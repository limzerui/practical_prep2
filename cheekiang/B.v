==> flow/design.v <==
`timescale 1ns / 1ps
module subtaskb(input clock, input sw13, input sw2, 
                output reg [4:0]ledL = 0, output reg [6:0]ledR = 0, output reg completed = 0);
    reg [31:0] countL = 0;
    reg [31:0] countR = 0;
    reg [31:0] tresholdL = 1300;
    reg [31:0] tresholdR = 2600;
    reg [31:0] stageL = 0;
    reg [31:0] stageR = 0;
    reg completedL = 0;
    reg completedR = 0;
    always @(posedge clock) begin
        if (sw13) begin
            countL = (countL == tresholdL) ? 0 : countL + 1;
            stageL = (countL == 0 & stageL != 5) ? stageL + 1 : stageL;
            if (stageL >= 1) begin 
                ledL[4] <= 1; 
                completedL <= 1;
            end
            if (stageL >= 2) begin ledL[3] <= 1; end
            if (stageL >= 3) begin ledL[2] <= 1; end
            if (stageL >= 4) begin ledL[1] <= 1; end
            if (stageL >= 5) begin ledL[0] <= 1; end        
        end      
        if (sw2) begin
            countR = (countR == tresholdR) ? 0 : countR + 1;
            stageR = (countR == 0 & stageR != 7) ? stageR + 1 : stageR;
            if (stageR >= 1) begin 
                ledR[0] <= 1; 
                completedR <= 1;
            end
            if (stageR >= 2) begin ledR[1] <= 1; end
            if (stageR >= 3) begin ledR[2] <= 1; end
            if (stageR >= 4) begin ledR[3] <= 1; end
            if (stageR >= 5) begin ledR[4] <= 1; end        
            if (stageR >= 6) begin ledR[5] <= 1; end
            if (stageR >= 7) begin ledR[6] <= 1; end
        end  
        completed = (completedL == 1 && completedR == 1) ? 1 : 0;     
    end        
endmodule
# From RTL to reports: subtaskb
# The steps from the RTL of subtaskb to its reports follow in flow order.
# Line numbers count from 1 in the design file above.
# Operators carry their Yosys type and port widths (W data, S select, Z words).
setup:
  top: "subtaskb"
  clk_port: "clock"
  lib: "sky130hd"
  pvt_corner: "tt_025C_1v80"

# Elaborated design
# Yosys after proc, flatten, opt, wreduce and memory -nomap, before mapping. Enables and synchronous resets that opt folds into registers are not counted as muxes. Memory bits, and registers merged into a memory's read port (data or address), are not among the register bits. Print and check cells are not counted. Equal cells are merged and count once.
classes:
  n_reduce_logical: 15
  n_mux: 5
  div: 0
  bitwise: 2
  equal: 4
  n_addsub: 4
  n_cmp: 12
  shift: 0
  multipliers: 0
op_table:
  columns: ["cell", "n"]
  rows:
  - ["$ge A32 B3 Y1 const B", 6]
  - ["$add A32 B1 Y32 const B", 4]
  - ["$ge A32 B2 Y1 const B", 4]
  - ["$mux W32", 4]
  - ["$ge A32 B1 Y1 const B", 2]
  - ["$ne A32 B3 Y1 const B", 2]
  - ["$logic_not A32 Y1", 2]
  - ["$eq A32 B11 Y1 const B", 1]
  - ["$eq A32 B12 Y1 const B", 1]
  - ["$reduce_and A2 Y1", 12]
  - ["$and A1 B1 Y1", 2]
  - ["$logic_and A1 B1 Y1", 1]
  - ["$mux W1", 1]
word_totals:
  latchBits: 0
  rom_bits: 0
  memories: 0
  out_inout_bits: 13
  reg_bits: 141
  in_bits: 3
  mem_bits_rw: 0
  clocked_rd_ports_x_width: 0

# Depth
# Depth = most cells in a row (Yosys ltp): at word level without a register or memory, in the mapped netlist without a sequential cell, where the memories' decode and read muxes count.
depth:
  word_depth: 7
  ABC_AREA: 0
  depth_mapped: 16
  mapped_depth_nobuf: 13

# Netlist
# The flow's flattened synthesis, as Yosys stat reports it; memories are mapped. The netlist is that of the ABC_AREA named above (0 if unset); the other value can give another one.
# Totals and module areas in this step are rounded.
mapped:
  flip_flops: 141
  stdcells: 924
  yosys_area_mm2: 0.009126
  seq_area_mm2: 0.004224
by_type:
  columns: ["cell_type", "n"]
  rows:
  - ["sky130_fd_sc_hd__edfxtp_1", 140]
  - ["sky130_fd_sc_hd__xnor2_1", 81]
  - ["sky130_fd_sc_hd__xor2_1", 66]
  - ["sky130_fd_sc_hd__nor2_1", 92]
  - ["sky130_fd_sc_hd__nand4_1", 49]
  - ["sky130_fd_sc_hd__nand3_1", 55]
  - ["sky130_fd_sc_hd__nand2_1", 73]
  - ["sky130_fd_sc_hd__nor4_1", 34]
  - ["sky130_fd_sc_hd__nor3_1", 41]
  - ["sky130_fd_sc_hd__clkbuf_1", 41]
  - ["sky130_fd_sc_hd__and4_1", 17]
  - ["sky130_fd_sc_hd__and3_1", 19]
  - ["sky130_fd_sc_hd__and2_1", 16]
  - ["sky130_fd_sc_hd__ha_1", 7]
  - ["sky130_fd_sc_hd__inv_1", 23]
  - ["sky130_fd_sc_hd__or3_1", 13]
  - ["sky130_fd_sc_hd__buf_2", 16]
  - ["sky130_fd_sc_hd__nor4b_1", 8]
# Other cell types: 47; their cells: 133.

# Path before layout
# Source: OpenSTA report_checks on the synthesized netlist (no wires, ideal clock, input and output delay 20% of the period each), path of least setup slack; recovery checks are left aside. Register names are those of the netlist, which keeps one name where synthesis merged equal registers.
synth_timing:
  path_kind: "reg2reg"
  from: "register countR[1]"
  to: "register ledR[2]"
  driving_pins: 15
  clock_period_ns: 4.59
  t_first_pin_ns: 0.000
  n_path_buf: 2
  path_delay_ns: 4.471
  path_slack_ns: 0.119
  arrival_ns: 4.219
  period_less_setup_slack_ns: 4.471
# "path_delay_ns" is the arrival time less input delay plus setup time.
# "driving_pins" counts driving pins, that of a launching flip-flop among them; a cell with two outputs on the path counts twice.
# "period_less_setup_slack_ns" = period - worst setup slack (recovery checks aside). The figure is calculated, with input and output delays left at 20% of the set period.
# The rows between start and end are the longest chain of elaborated cells between them; the timing report does not say that the signal goes this way. Where chains are equally long, one stands for them.
# A line is the first line of the expression or statement that the cell stems from. Yosys adds cells for indexed reads and writes and turns some case tables into memories.
synth_between:
  path_cell_list: "sky130_fd_sc_hd__edfxtp_1 sky130_fd_sc_hd__ha_1 sky130_fd_sc_hd__nand4_2 sky130_fd_sc_hd__or4_1 sky130_fd_sc_hd__buf_2 sky130_fd_sc_hd__nor3b_2 sky130_fd_sc_hd__mux2i_1 sky130_fd_sc_hd__nor4b_1 sky130_fd_sc_hd__nand4_1 sky130_fd_sc_hd__buf_2 sky130_fd_sc_hd__or4b_1 sky130_fd_sc_hd__mux2i_1 sky130_fd_sc_hd__a2111oi_2 sky130_fd_sc_hd__nand4_1 sky130_fd_sc_hd__o41a_1"
  elab_chain_len: 7
  cone_cells: 8
  lines_between: 3
  cone_classes: "add/sub: 1; compare: 1; eq/ne: 1; mux: 2; logic: 1; reduce/logical: 2"
synth_lines:
  columns: ["element", "line", "text"]
  rows:
  - ["start, declared", 5, "reg [31:0] countR = 0;"]
  - ["start, assigned", 26, "countR = (countR == tresholdR) ? 0 : countR + 1;"]
  - ["$add A32 B1 Y32", 26, null]
  - ["$mux W32", 26, null]
  - ["$logic_not A32 Y1", 27, "stageR = (countR == 0 & stageR != 7) ? stageR + 1 : stageR;"]
  - ["$and A1 B1 Y1", 27, null]
  - ["$mux W32", 27, null]
  - ["$ge A32 B2 Y1", 33, "if (stageR >= 3) begin ledR[2] <= 1; end"]
  - ["$reduce_and A2 Y1", null, null]
  - ["end, assigned", 33, null]
  - ["end, declared", 3, "output reg [4:0]ledL = 0, output reg [6:0]ledR = 0, output reg completed = 0);"]

# Path in the finished layout
# From the final timing report of entry A: the path of least setup slack in the routed layout; clock arrival at registers is part of the times.
layout_timing:
  path_kind: "reg2reg"
  from: "register countL[1]"
  to: "register ledL[2]"
  clock_period_ns: 4.52
  arrival_ns: 4.87
  driving_pins: 13
  t_first_pin_ns: 0.45
  path_slack_ns: -0.14
  n_path_buf: 0
# The rows between start and end are the longest chain of elaborated cells between them; the timing report does not say that the signal goes this way. Where chains are equally long, one stands for them.
layout_between:
  path_cell_list: "sky130_fd_sc_hd__edfxtp_1 sky130_fd_sc_hd__ha_1 sky130_fd_sc_hd__nand4_2 sky130_fd_sc_hd__or4_1 sky130_fd_sc_hd__or4_1 sky130_fd_sc_hd__a211o_1 sky130_fd_sc_hd__a2111oi_2 sky130_fd_sc_hd__nand4_1 sky130_fd_sc_hd__o41a_1 sky130_fd_sc_hd__nor4_1 sky130_fd_sc_hd__nand4_1 sky130_fd_sc_hd__and4bb_4 sky130_fd_sc_hd__a21boi_2"
  elab_chain_len: 7
  cone_cells: 8
  lines_between: 3
  cone_classes: "add/sub: 1; compare: 1; eq/ne: 1; mux: 2; logic: 1; reduce/logical: 2"
layout_lines:
  columns: ["element", "line", "text"]
  rows:
  - ["start, declared", 4, "reg [31:0] countL = 0;"]
  - ["start, assigned", 14, "countL = (countL == tresholdL) ? 0 : countL + 1;"]
  - ["$add A32 B1 Y32", 14, null]
  - ["$mux W32", 14, null]
  - ["$logic_not A32 Y1", 15, "stageL = (countL == 0 & stageL != 5) ? stageL + 1 : stageL;"]
  - ["$and A1 B1 Y1", 15, null]
  - ["$mux W32", 15, null]
  - ["$ge A32 B2 Y1", 21, "if (stageL >= 3) begin ledL[2] <= 1; end"]
  - ["$reduce_and A2 Y1", null, null]
  - ["end, assigned", 21, null]
  - ["end, declared", 3, "output reg [4:0]ledL = 0, output reg [6:0]ledR = 0, output reg completed = 0);"]

Hand-over note for subtaskb

Settings and measured results of 2 stored flow runs for module subtaskb (sky130hd), not sorted in any way. The constraints put input and output delay at 20% of the set period each and load the outputs with 0.01 pF.
"achieved_clock_period_ns" means the clock period less the worst setup slack. The figure is calculated, with input and output delays left at 20% of the set period.
"worst_path_time_ns" = time allowed to the worst setup path (clock period - input delay - output delay, where it has them) - its slack; a late launch clock adds to it, a late capture clock takes from it.
"power_mw" is the tool's figure for a default switching activity; nothing was simulated.
Results are given in rounded form.

--- entry A ---
==> flow/run.sh <==
#!/bin/bash
# the make line also repeats the synthesis and layout settings of config.mk as NAME=value (left out here)
make -C /OpenROAD-flow-scripts/flow DESIGN_CONFIG=/design/flow/config.mk WORK_HOME=/design/flow/orfs CLKGATE_MAP_FILE= finish
==> flow/config.mk <==
export PLATFORM = sky130hd
export DESIGN_NAME = subtaskb
export DESIGN_NICKNAME = subtaskb
export VERILOG_FILES = /design/flow/design.v
export SDC_FILE = /design/flow/constraint.sdc
export NUM_CORES = 4
export LEC_CHECK = 0
export CAP_MARGIN = 20
export CORE_ASPECT_RATIO = 0.54
export CORE_MARGIN = 2
export CORE_UTILIZATION = 20
export CTS_CLUSTER_DIAMETER = 127
export CTS_CLUSTER_SIZE = 30
export GPL_ROUTABILITY_DRIVEN = 0
export GPL_TIMING_DRIVEN = 1
export HOLD_SLACK_MARGIN = -0.03
export MIN_ROUTING_LAYER = met1
export PLACE_DENSITY = 0.36
export SETUP_SLACK_MARGIN = -0.32
export SLEW_MARGIN = 20
==> flow/constraint.sdc <==
create_clock -name core_clock -period 4.52 [get_ports {clock}]
set_input_delay 0.9040 -clock core_clock [delete_from_list [all_inputs] [get_ports {clock}]]
set_output_delay 0.9040 -clock core_clock [all_outputs]
set_load 0.01 [all_outputs]

==> results, as YAML <==
results:
  synth_chip_area_mm2: 0.009126
  layout_utilization_pct: 24.7
  worst_hold_slack_ns: 0.605
  power_mw: 3.425
  design_die_area_mm2: 0.04744
  tns_ns: -0.751
  worst_path_time_ns: 4.66
  critical_path_kind: "reg2reg"
  final_setup_ws_ns: -0.140
  achieved_clock_period_ns: 4.660
  final_stdcell_area_mm2: 0.01112

--- entry B ---
==> flow/run.sh <==
#!/bin/bash
# the make line also repeats the synthesis and layout settings of config.mk as NAME=value (left out here)
make -C /OpenROAD-flow-scripts/flow DESIGN_CONFIG=/design/flow/config.mk WORK_HOME=/design/flow/orfs CLKGATE_MAP_FILE= finish
==> flow/config.mk <==
export PLATFORM = sky130hd
export DESIGN_NAME = subtaskb
export DESIGN_NICKNAME = subtaskb
export VERILOG_FILES = /design/flow/design.v
export SDC_FILE = /design/flow/constraint.sdc
export NUM_CORES = 4
export LEC_CHECK = 0
export CAP_MARGIN = 20
export CORE_MARGIN = 2
export CORE_UTILIZATION = 40
export SLEW_MARGIN = 20
==> flow/constraint.sdc <==
create_clock -name core_clock -period 2.85 [get_ports {clock}]
set_input_delay 0.5700 -clock core_clock [delete_from_list [all_inputs] [get_ports {clock}]]
set_output_delay 0.5700 -clock core_clock [all_outputs]
set_load 0.01 [all_outputs]

==> results, as YAML <==
results:
  synth_chip_area_mm2: 0.009126
  layout_utilization_pct: 61.1
  worst_hold_slack_ns: 0.498
  power_mw: 5.506
  design_die_area_mm2: 0.02404
  tns_ns: -39.81
  worst_path_time_ns: 4.27
  critical_path_kind: "reg2reg"
  final_setup_ws_ns: -1.425
  achieved_clock_period_ns: 4.275
  final_stdcell_area_mm2: 0.01375

End of note.
