==> flow/design.v <==
`timescale 1ns / 1ps
module subtaskc(input clock_2hz, input clock_1khz, input btnD,
                output led0,output led1, output led15,
                output reg [7:0]seg, output reg[3:0]an
    );
    assign led0 = btnD ? clock_2hz : 0;
    assign led1 = btnD ? clock_2hz : 0;
    assign led15 = btnD ? clock_2hz : 0;
    reg [31:0] count = 0;
    reg [2:0]stage = 0;
    always @(posedge clock_1khz)begin
        count = (count == 800) ? 0 : count + 1;
        stage = (count == 0) ? stage + 1: stage;
        if (stage == 0) begin
            an = 4'b0111;
            seg = 8'b1000_0011;
        end
        if (stage == 1) begin
            an = 4'b1011;
            seg = 8'b1010_0011;
        end
        if (stage == 2) begin
            an = 4'b1101;
            seg = 8'b1000_0111;
        end
        if (stage == 3) begin
            an = 4'b1110;
            seg = 8'b1000_1011;
        end
        if (stage == 4) begin
            an = 4'b0111;
            seg = 8'b0001_0000;
        end
        if (stage == 5) begin
            an = 4'b1011;
            seg = 8'b0000_1000;
        end        
        if (stage == 6) begin
            an = 4'b1101;
            seg = 8'b0000_0111;
        end
        if (stage == 7) begin
            an = 4'b1110;
            seg = 8'b0000_0110;
        end
    end
endmodule
* Tool chain data of subtaskc *
The steps from the RTL of subtaskc to its reports follow in flow order.
Lines are those of the file above, counted from 1.
Operators carry their Yosys type and port widths (W data, S select, Z words).
Library cell names are shortened.
Not given: -

inputs
  top module = subtaskc
  clock = clock_1khz
  cell library = sky130hd
  library corner = tt_025C_1v80

* Elaborated design *
Source: Yosys, flattened and elaborated, memories not mapped. Widths are those after wreduce. Registers that Yosys merges into a memory's read port (data or address) are not register bits. Print and check cells do not count. Equal cells are merged and count once.

cells by class
  equal/unequal tests = 8
  add/subtract/negate cells = 2
  reductions and logical operators = 11
  muxes and demuxes = 17

operator list
  cell                     number
  $add A32 B1 Y32 const B  1
  $eq A32 B10 Y1 const B   1
  $logic_not A32 Y1        1
  $mux W32                 1
  $mux W8                  4
  $mux W4                  6
  $eq A3 B3 Y1 const B     4
  $reduce_bool A7 Y1       1
  $eq A3 B2 Y1 const B     2
  $reduce_bool A6 Y1       1
  $reduce_or A6 Y1         1
  $mux W3                  2
  $reduce_bool A5 Y1       1
  $mux W5                  1
  $reduce_bool A4 Y1       1
  $reduce_or A4 Y1         1
  $add A3 B1 Y3 const B    1
  $eq A3 B1 Y1 const B     1
  $logic_not A3 Y1         1
  $reduce_or A3 Y1         1
  $reduce_bool A2 Y1       1
  $reduce_or A2 Y1         1
  $mux W2                  1
  $mux W1                  2

bit counts
  output and inout port bits = 15
  flip-flop bits (word level) = 46
  input port bits = 3

* Depth *
Longest topological path by Yosys (ltp), each cell counted once; first at word level (registers and memories cut), then after technology mapping (sequential cells cut; the memories' decode and read muxes count).

depth
  depth in word-level cells = 12
  ABC_AREA = 0
  depth in mapped cells = 11

* After synthesis *
The flow's flattened synthesis, as Yosys stat reports it; memories are mapped. The netlist is that of the ABC_AREA named above (0 if unset); the other value can give another one.

mapped netlist
  sequential part of the area = 920.9 um^2
  mapped cells = 255
  flip-flop cells = 46
  buffers = 15
  synthesis area = 2,409.8 um^2

cell types
  type       number  area in all (um^2)
  dfxtp_1    46      920.883
  xnor2_1    21      183.926
  xor2_1     17      148.893
  nand3_1    15      75.072
  nor4_4     3       63.811
  nand4_1    10      62.56
  inv_1      16      60.058
  nand2_1    16      60.058
  and4_1     6       52.55
  nor4_1     8       50.048
  a211oi_1   6       45.043
  buf_6      4       45.043
  nor2_1     11      41.29
  a31oi_1    6       37.536
  ha_1       3       37.536
  buf_4      4       30.029
  nor3_1     6       30.029
  a2111oi_4  1       27.526

Other cell types: 38; their cells: 56.

* Path before layout *
Path of least setup slack by OpenSTA after synthesis, without wires, with an ideal clock, recovery checks aside; 20% of the period is set as input and as output delay. Where synthesis merged equal registers, the netlist keeps one of their names.

path post-synthesis
  kind = reg-to-reg
  start point = reg count[0]
  end point = reg seg[2]
  setup slack = 0.500 ns
  arrival time = 2.829 ns
  path delay = 2.901 ns
  required time = 3.328 ns
  clock period = 3.4 ns
  time at the first pin = 0.000 ns
  driving pins on the path = 10
  synthesis period reached = 2.9 ns

"path delay" is the arrival time less input delay plus setup time.
"driving pins on the path": output pins that drive a net of the path, with the launching flip-flop's if there is one; two outputs of one cell count as two.
"synthesis period reached" = period - worst setup slack (recovery checks aside). The figure is calculated, with input and output delays left at 20% of the set period.
Between the ends stands the longest chain of elaborated cells between them, by number of cells; it is not shown to be the way that was timed. Of several equally long chains one is given.
Each line given opens the expression or statement behind the cell; cells for indexed reads and writes are added by Yosys, which also makes memories of some case tables.
At most two assigning lines are given for a register; there are more.

on the way, post-synthesis
  path through = dfxtp_1 -> ha_1 -> nand3_1 -> nor4_1 -> nand4_1 -> xor2_1 -> nand4_1 -> or4_1 -> nor4b_4 -> mux2i_1
  cells in the longest elaborated chain = 11

ends and longest elaborated chain, post-synthesis
  item               RTL line  source
  start, declared    9         reg [31:0] count = 0;
  start, assigned    12        count = (count == 800) ? 0 : count + 1;
  $add A32 B1 Y32    12
  $mux W32           12
  $logic_not A32 Y1  13        stage = (count == 0) ? stage + 1: stage;
  $mux W3            13
  $logic_not A3 Y1   14        if (stage == 0) begin
  $mux W8            14
  $mux W8            18        if (stage == 1) begin
  $mux W8            22        if (stage == 2) begin
  $mux W8            26        if (stage == 3) begin
  $mux W5            30        if (stage == 4) begin
  $mux W4            34        if (stage == 5) begin
  end, assigned      32        seg = 8'b0001_0000;
  end, assigned      36        seg = 8'b0000_1000;
  end, declared      4         output reg [7:0]seg, output reg[3:0]an

* Timing after layout *
Path of least setup slack in the final report of run 1 (OpenROAD, finished layout, wires in). Where an end is a register, its clock arrival counts in the times.

path post-layout
  kind = reg-to-reg
  start point = reg count[0]
  end point = reg seg[2]
  setup slack = 1.17 ns
  required time = 4.84 ns
  arrival time = 3.67 ns
  clock period = 4.59 ns
  time at the first pin = 0.30 ns
  driving pins on the path = 10

Between the ends stands the longest chain of elaborated cells between them, by number of cells; it is not shown to be the way that was timed. Of several equally long chains one is given.
At most two assigning lines are given for a register; there are more.

on the way, post-layout
  path through = dfxtp_1 -> ha_1 -> nand3_1 -> nor4_1 -> xor2_1 -> nor3_1 -> a21oi_1 -> a2111oi_4 -> nor4b_4 -> mux2i_1
  cells in the longest elaborated chain = 11

ends and longest elaborated chain, post-layout
  item               RTL line  source
  start, declared    9         reg [31:0] count = 0;
  start, assigned    12        count = (count == 800) ? 0 : count + 1;
  $add A32 B1 Y32    12
  $mux W32           12
  $logic_not A32 Y1  13        stage = (count == 0) ? stage + 1: stage;
  $mux W3            13
  $logic_not A3 Y1   14        if (stage == 0) begin
  $mux W8            14
  $mux W8            18        if (stage == 1) begin
  $mux W8            22        if (stage == 2) begin
  $mux W8            26        if (stage == 3) begin
  $mux W5            30        if (stage == 4) begin
  $mux W4            34        if (stage == 5) begin
  end, assigned      32        seg = 8'b0001_0000;
  end, assigned      36        seg = 8'b0000_1000;
  end, declared      4         output reg [7:0]seg, output reg[3:0]an

Add stored flow runs of subtaskc

Settings and measured results of 2 stored flow runs for module subtaskc (sky130hd), not sorted in any way. The constraints put input and output delay at 20% of the set period each and load the outputs with 0.01 pF.
"period reached": clock period set for the run, less the worst setup slack. It is reckoned from that one timing run; input and output delays stay at 20% of the period that was set.
A setting shown as n/a is not set for that run.

item                                      run 1    run 2
period_ns                                 4.59     4.28
CORE_UTILIZATION                          69       35
PLACE_DENSITY_LB_ADDON                    0.23     n/a
CORE_ASPECT_RATIO                         0.51     n/a
CORE_MARGIN                               2        5
TNS_END_PERCENT                           65       n/a
CTS_CLUSTER_SIZE                          77       90
SLEW_MARGIN                               10       5
MAX_ROUTING_LAYER                         met5     n/a
CAP_MARGIN                                20       20
SETUP_SLACK_MARGIN                        n/a      -0.28
CELL_PAD_IN_SITES_DETAIL_PLACEMENT        n/a      1
ABC_AREA                                  n/a      0
MIN_ROUTING_LAYER                         n/a      met1
standard-cell area after layout (um^2)    2,626.3  2,658.8
worst hold slack after layout (ns)        0.529    0.522
overall die area (um^2)                   4,008.3  8,644.4
setup slack of the worst path (ns)        1.167    0.819
chip area after synthesis (Yosys) (um^2)  2,409.8  2,409.8
period reached (ns)                       3.423    3.461
setup TNS (ns)                            0.000    0.000
