==> flow/design.v <==
module top(
    input clk,               
    input btnR,              
    input btnC,              
    output reg [3:0] an,     
    output reg [7:0] seg,    
    input [15:0] sw,         
    output reg [15:0] led    
    );
    parameter   SEG_L = 8'b11001111,   
                SEG_C = 8'b10100111,   
                SEG_R = 8'b10101111,   
                SEG_D = 8'b10100001,   
                SEG_U = 8'b11100011,   
                SEG_0 = 8'b11000000,   
                SEG_1 = 8'b11111001,   
                SEG_2 = 8'b10100100,   
                SEG_3 = 8'b10110000,   
                SEG_4 = 8'b10011001,   
                SEG_5 = 8'b10010010,   
                SEG_6 = 8'b10000010,   
                SEG_7 = 8'b11111000,   
                SEG_8 = 8'b10000000,   
                SEG_9 = 8'b10010000,   
                SEG_A = 8'b10001000,   
                SEG_b = 8'b10000011,   
                SEG_C2 = 8'b10100111,  
                SEG_d = 8'b10100001,   
                SEG_E = 8'b10000110,   
                SEG_E2 = 8'b00000110,
                SEG_F = 8'b10001110,   
                AN_1 = 4'b1110,        
                AN_2 = 4'b1101,        
                AN_3 = 4'b1011,        
                AN_4 = 4'b0111;        
    wire move_right_clk;     
    wire move_left_clk;      
    wire blink_5hz;          
    wire blink_11hz;         
    reg [3:0] ex;            
    reg [3:0] prev_ex;       
    reg direction;           
    reg movement_active;     
    reg btnR_prev;           
    reg ending_mode;         
    reg btnC_prev;
    wire both_buttons;
    assign both_buttons = btnR && btnC;
    initial begin
        an = 4'b1111;
        seg = 8'b11111111;
        led = 16'b0001_1110_1111_1100;
        ex = 8;             
        prev_ex = 8;        
        direction = 0;       
        movement_active = 0;  
        btnR_prev = 0;       
        ending_mode = 0;     
        btnC_prev = 0;       
    end
    clock_gen #(32500000) move_right_generator (
        .clk(clk),
        .slow_clock(move_right_clk)
    );
    clock_gen #(65000000) move_left_generator (
        .clk(clk),
        .slow_clock(move_left_clk)
    );
    clock_gen #(10000000) blink_5hz_generator (
        .clk(clk),
        .slow_clock(blink_5hz)
    );
    clock_gen #(4545455) blink_11hz_generator (
        .clk(clk),
        .slow_clock(blink_11hz)
    );
    always @(posedge clk) begin
        btnR_prev <= btnR;
        btnC_prev <= btnC;
        if(both_buttons && !ending_mode)begin
        ending_mode <= 1;
        end
        else if (btnR && !btnR_prev && !ending_mode) begin
            movement_active <= 1;   
        end
    end
    reg right_clk_edge, left_clk_edge;   
    reg move_right_clk_prev, move_left_clk_prev;
    always @(posedge clk) begin
        move_right_clk_prev <= move_right_clk;
        move_left_clk_prev <= move_left_clk;
        right_clk_edge <= move_right_clk && !move_right_clk_prev;
        left_clk_edge <= move_left_clk && !move_left_clk_prev;
        if (movement_active) begin
            if (direction == 0 && right_clk_edge) begin   
                if (ex == 0) begin
                    direction <= 1;   
                end
                else begin
                    prev_ex <= ex;
                    ex <= ex - 1;   
                end
            end
            else if (direction == 1 && left_clk_edge) begin   
                if (ex == 15) begin
                    direction <= 0;   
                end
                else begin
                    prev_ex <= ex;
                    ex <= ex + 1;   
                end
            end
        end
    end
        always @(posedge clk) begin
            if (movement_active) begin
                led = 16'b0001_1111_1111_1100;
                case(ex)
                    4'd13: led[13] = blink_5hz;
                    4'd14: led[14] = blink_5hz;
                    4'd15: led[15] = blink_5hz;
                    4'd0: led[0] = blink_11hz;
                    4'd1: led[1] = blink_11hz;
                    4'd2: led[2] = 1'b0;
                    4'd3: led[3] = 1'b0;
                    4'd4: led[4] = 1'b0;
                    4'd5: led[5] = 1'b0;
                    4'd6: led[6] = 1'b0;
                    4'd7: led[7] = 1'b0;
                    4'd8: led[8] = 1'b0;
                    4'd9: led[9] = 1'b0;
                    4'd10: led[10] = 1'b0;
                    4'd11: led[11] = 1'b0;
                    4'd12: led[12] = 1'b0;
                    default: led = 16'b0001_1110_1111_1100;  
                endcase
                if (prev_ex != ex && prev_ex >= 2 && prev_ex <= 12 && prev_ex != 8) begin
                    led[prev_ex] = 1'b1;
                end
            end
            else begin
                led = 16'b0001_1110_1111_1100;
            end
        end 
    always @(posedge clk) begin
        if (ending_mode)begin
            case (ex)
                4'h0: begin seg <= SEG_E2; an = 4'b0110; end
                4'h1: begin seg <= SEG_E2; an = 4'b0110; end
                4'h2:  begin seg <= SEG_C2; an = 4'b1001; end
                4'h3:  begin seg <= SEG_C2; an = 4'b1001; end
                4'h4:  begin seg <= SEG_C2; an = 4'b1001; end
                4'h5:  begin seg <= SEG_C2; an = 4'b1001; end
                4'h6:  begin seg <= SEG_C2; an = 4'b1001; end
                4'h7:  begin seg <= SEG_C2; an = 4'b1001; end
                4'h8:  begin seg <= SEG_C2; an = 4'b1001; end
                4'h9:  begin seg <= SEG_C2; an = 4'b1001; end
                4'hA: begin seg <= SEG_C2; an = 4'b1001; end
                4'hB: begin seg <= SEG_C2; an = 4'b1001; end
                4'hC: begin seg <= SEG_C2; an = 4'b1001; end
                4'hD: begin seg <= SEG_E2; an = 4'b0110; end
                4'hE: begin seg <= SEG_E2; an = 4'b0110; end
                4'hF: begin seg <= SEG_E2; an = 4'b0110; end
                default: seg <= SEG_0;
            endcase
        end
        else if (|sw) begin
            an <= AN_1&AN_2&AN_4;
            case (ex)
                4'h0: seg <= SEG_0;
                4'h1: seg <= SEG_1;
                4'h2: seg <= SEG_2;
                4'h3: seg <= SEG_3;
                4'h4: seg <= SEG_4;
                4'h5: seg <= SEG_5;
                4'h6: seg <= SEG_6;
                4'h7: seg <= SEG_7;
                4'h8: seg <= SEG_8;
                4'h9: seg <= SEG_9;
                4'hA: seg <= SEG_A;
                4'hB: seg <= SEG_b;
                4'hC: seg <= SEG_C2;
                4'hD: seg <= SEG_d;
                4'hE: seg <= SEG_E;
                4'hF: seg <= SEG_F;
                default: seg <= SEG_0;
            endcase
        end
        else begin
            an <= 4'b1111;
            seg <= 8'b11111111;
        end
    end
endmodule
module clock_gen #(
    parameter COUNT_MAX = 25000000   
)(
    input clk,                 
    output reg slow_clock      
);
    localparam COUNTER_WIDTH = $clog2(COUNT_MAX);
    reg [COUNTER_WIDTH-1:0] counter = 0;
    initial begin
        slow_clock = 0;
    end
    always @(posedge clk) begin
        if (counter >= COUNT_MAX - 1) begin
            counter <= 0;
            slow_clock <= ~slow_clock;
        end
        else begin
            counter <= counter + 1;
        end
    end
endmodule
* From RTL to reports: top
The steps from the RTL of top to its reports follow in flow order.
Lines are those of the file above, counted from 1.
Operators: Yosys type, input widths -> output width; for muxes data width and select width s.
The mark n/a stands for no value.
- Design top :: top
- Clock input :: clk
- Standard-cell library :: sky130hd
- Library corner :: tt_025C_1v80

* Word-level counts
Counts by Yosys on the flattened word-level netlist (proc, flatten, opt, wreduce; memories kept). Register bits leave out memories and registers merged into their read ports (data or address). Print and check cells are left out.
Yosys's memory passes give these memory sizes; they may raise the number of words (mostly to a power of two), join words into wider ones and drop unused or constant bits.
- Register bits :: 146
- ROM bits :: 224
- Memory cells :: 2
- Bits of input ports :: 19
- Output and inout port bits :: 28
- Word-level cells :: 153
- $add $sub $neg :: 7
- Magnitude comparators :: 6
- Eq/ne operators :: 20
- Shift-type cells :: 1
- Muxes and demuxes :: 49
- Bitwise gates (word level) :: 9
- Reduce/logical cells :: 38
** Memory list
- (no name shown) :: words 16, width 7, rd ports 1, wr ports 0, RTL line 147 : case (ex)
- (no name shown) :: words 16, width 7, rd ports 1, wr ports 0, RTL line 169 : case (ex)
** Operator list (number)
- $reduce_or 15->1 :: 16
- $mux 4 :: 10
- $eq 4x4->1 const B :: 8
- $pmux 1 s2 :: 16
- $add 26x1->26 const B :: 1
- $ge 26x26->1 const B :: 1
- $add 25x1->25 const B :: 1
- $ge 25x25->1 const B :: 1
- $add 24x1->24 const B :: 1
- $ge 24x24->1 const B :: 1
- $add 23x1->23 const B :: 1
- $ge 23x23->1 const B :: 1
- $mux 1 :: 20
- $shift 1x5->16 const A :: 1
- $and 16x16->16 :: 1
- $or 16x16->16 :: 1
- $not 16->16 :: 1
- $reduce_or 16->1 :: 1
- $eq 4x3->1 const B :: 4
- $mux 16 :: 1
- $mux 8 :: 2
- $logic_and 1x1->1 :: 11
- $eq 4x2->1 const B :: 2
- $reduce_and 4->1 :: 2
- $not 1->1 :: 6
- $neg 4->5 :: 1
- $logic_not 1->1 :: 4
- $ne 2x2->1 const B :: 2
Not listed: further kinds 11, cells in them 12.

* Longest topological paths
Longest topological path by Yosys (ltp), each cell counted once; first at word level (registers and memories cut), then after technology mapping (sequential cells cut; the memories' decode and read muxes count).
- Depth in word-level cells :: 7
- ABC_AREA :: 0
- Gate-level depth with buffers :: 8
- Depth with buffers taken out :: 7

* Synthesis result
The flow's flattened synthesis, as Yosys stat reports it; memories are mapped. The netlist is that of the ABC_AREA named above (0 if unset); the other value can give another one.
- Mapped cells :: 779
- Mapped area :: 6991.7 um^2
- Sequential part of the area :: 3052.9 um^2
- Flip-flops :: 145
- Buffers :: 32
** Cell types
- sky130_fd_sc_hd__dfxtp_1 :: number 130, total area 2.6E+03 um^2
- sky130_fd_sc_hd__nor2_1 :: number 124, total area 465.446 um^2
- sky130_fd_sc_hd__edfxtp_1 :: number 15, total area 450.432 um^2
- sky130_fd_sc_hd__xnor2_1 :: number 51, total area 446.678 um^2
- sky130_fd_sc_hd__xor2_1 :: number 42, total area 367.853 um^2
- sky130_fd_sc_hd__nand3_1 :: number 46, total area 230.221 um^2
- sky130_fd_sc_hd__nand2_1 :: number 57, total area 213.955 um^2
- sky130_fd_sc_hd__ha_1 :: number 17, total area 212.704 um^2
- sky130_fd_sc_hd__nand4_1 :: number 24, total area 150.144 um^2
- sky130_fd_sc_hd__inv_1 :: number 30, total area 112.608 um^2
- sky130_fd_sc_hd__nor2_4 :: number 10, total area 112.608 um^2
- sky130_fd_sc_hd__a21oi_1 :: number 20, total area 100.096 um^2
- sky130_fd_sc_hd__o21ai_0 :: number 19, total area 95.091 um^2
- sky130_fd_sc_hd__nor3_1 :: number 18, total area 90.086 um^2
- sky130_fd_sc_hd__and3_1 :: number 14, total area 87.584 um^2
- sky130_fd_sc_hd__nor4_1 :: number 12, total area 75.072 um^2
- sky130_fd_sc_hd__buf_2 :: number 14, total area 70.067 um^2
- sky130_fd_sc_hd__nor4_2 :: number 5, total area 62.56 um^2
Not listed: further types 56, cells in them 131.
The figures by module come from a second, unflattened synthesis with its own total; it is not the netlist above.
- Cells (unflattened synthesis) :: 814
- Area (unflattened synthesis) :: 7438.4 um^2
Each row is one instance without its submodules.
** By module
- top :: instances 1, cells 254, area 2381.0 um^2, sequential area 970.9 um^2
- clock_gen (COUNT_MAX=32500000) :: instances 1, cells 138, area 1326.3 um^2, sequential area 530.5 um^2
- clock_gen (COUNT_MAX=65000000) :: instances 1, cells 146, area 1321.3 um^2, sequential area 550.5 um^2
- clock_gen (COUNT_MAX=10000000) :: instances 1, cells 143, area 1224.9 um^2, sequential area 510.5 um^2
- clock_gen (COUNT_MAX=4545455) :: instances 1, cells 133, area 1184.9 um^2, sequential area 490.5 um^2

* Timing after synthesis
Source: OpenSTA report_checks on the synthesized netlist (no wires, ideal clock, input and output delay 20% of the period each), path of least setup slack; recovery checks are left aside. Register names are those of the netlist, which keeps one name where synthesis merged equal registers.
- Path type :: register to register
- From :: register ex[0]
- To :: register ex[0]
- Clock period :: 2.07 ns
- Library setup time :: 0.332 ns
- Launch time at the first pin :: 0.000 ns
- Data arrival time :: 1.716 ns
- Data required time :: 1.738 ns
- Slack :: 0.022 ns
- Delay of the path :: 2.048 ns
- Driving pins on the path :: 8
- Buffers on the path :: 2
- Period reached after synthesis :: 2.048 ns
"delay of the path" = arrival - input delay + setup time.
"driving pins on the path": output pins that drive a net of the path, with the launching flip-flop's if there is one; two outputs of one cell count as two.
"period reached after synthesis" = period - worst setup slack (recovery checks aside). The figure is calculated, with input and output delays left at 20% of the set period.
Between the ends stands the longest chain of elaborated cells between them, by number of cells; it is not shown to be the way that was timed. Of several equally long chains one is given.
A line is the first line of the expression or statement that the cell stems from. Yosys adds cells for indexed reads and writes and turns some case tables into memories.
The path ends at the enable pin of a flip-flop; only ways to that pin are counted.
- Cells stage by stage :: sky130_fd_sc_hd__edfxtp_1 -> sky130_fd_sc_hd__buf_2 -> sky130_fd_sc_hd__inv_1 -> sky130_fd_sc_hd__ha_1 -> sky130_fd_sc_hd__clkbuf_1 -> sky130_fd_sc_hd__and2_1 -> sky130_fd_sc_hd__a21oi_1 -> sky130_fd_sc_hd__and3_1
- Cells in the longest elaborated chain :: 3
- Elaborated cells between the ends (all ways) :: 5
- Those cells by class :: eq/ne (3); reduce/logical (2)
** RTL lines, path post-synthesis
- start, declared :: RTL line 40 : reg [3:0] ex;
- start, assigned :: RTL line 101 : ex <= ex - 1;
- start, assigned :: RTL line 110 : ex <= ex + 1;
- $logic_not 4->1 :: RTL line 96 : if (ex == 0) begin
- $ne 2x2->1
- $reduce_and 4->1
- end, assigned :: RTL line 101
- end, assigned :: RTL line 110
- end, declared :: RTL line 40

Subject: top on sky130hd, stored results

Hello all,

Record of 2 stored runs of the RTL-to-layout flow on top, platform sky130hd. The runs are unordered. Constraints: input delay and output delay 20% of the set period each, output load 0.01 pF.

* Record 1
** Files
==> flow/run.sh <==
#!/bin/bash
# the make line also repeats the synthesis and layout settings of config.mk as NAME=value (left out here)
make -C /OpenROAD-flow-scripts/flow DESIGN_CONFIG=/design/flow/config.mk WORK_HOME=/design/flow/orfs CLKGATE_MAP_FILE= finish
==> flow/config.mk <==
export PLATFORM = sky130hd
export DESIGN_NAME = top
export DESIGN_NICKNAME = top
export VERILOG_FILES = /design/flow/design.v
export SDC_FILE = /design/flow/constraint.sdc
export NUM_CORES = 4
export LEC_CHECK = 0
export CAP_MARGIN = 30
export CELL_PAD_IN_SITES_GLOBAL_PLACEMENT = 2
export CORE_MARGIN = 2
export CORE_UTILIZATION = 54
export GPL_ROUTABILITY_DRIVEN = 1
export MAX_ROUTING_LAYER = met5
export PLACE_DENSITY = 0.79
export SETUP_SLACK_MARGIN = 0.69
export SLEW_MARGIN = 20
==> flow/constraint.sdc <==
create_clock -name core_clock -period 2.89 [get_ports {clk}]
set_input_delay 0.5780 -clock core_clock [delete_from_list [all_inputs] [get_ports {clk}]]
set_output_delay 0.5780 -clock core_clock [all_outputs]
set_load 0.01 [all_outputs]
** Results
Stopped before the end: placement reported GPL-0301.

* Record 2
** Files
==> flow/run.sh <==
#!/bin/bash
# the make line also repeats the synthesis and layout settings of config.mk as NAME=value (left out here)
make -C /OpenROAD-flow-scripts/flow DESIGN_CONFIG=/design/flow/config.mk WORK_HOME=/design/flow/orfs CLKGATE_MAP_FILE= finish
==> flow/config.mk <==
export PLATFORM = sky130hd
export DESIGN_NAME = top
export DESIGN_NICKNAME = top
export VERILOG_FILES = /design/flow/design.v
export SDC_FILE = /design/flow/constraint.sdc
export NUM_CORES = 4
export LEC_CHECK = 0
export ABC_AREA = 1
export CAP_MARGIN = 40
export CELL_PAD_IN_SITES_GLOBAL_PLACEMENT = 1
export CORE_MARGIN = 2
export CORE_UTILIZATION = 60
export CTS_CLUSTER_DIAMETER = 342
export CTS_CLUSTER_SIZE = 57
export GPL_TIMING_DRIVEN = 1
export SLEW_MARGIN = 20
export TNS_END_PERCENT = 5
==> flow/constraint.sdc <==
create_clock -name core_clock -period 2.72 [get_ports {clk}]
set_input_delay 0.5440 -clock core_clock [delete_from_list [all_inputs] [get_ports {clk}]]
set_output_delay 0.5440 -clock core_clock [all_outputs]
set_load 0.01 [all_outputs]
** Results
Stopped before the end: placement reported GPL-0301.

Thanks
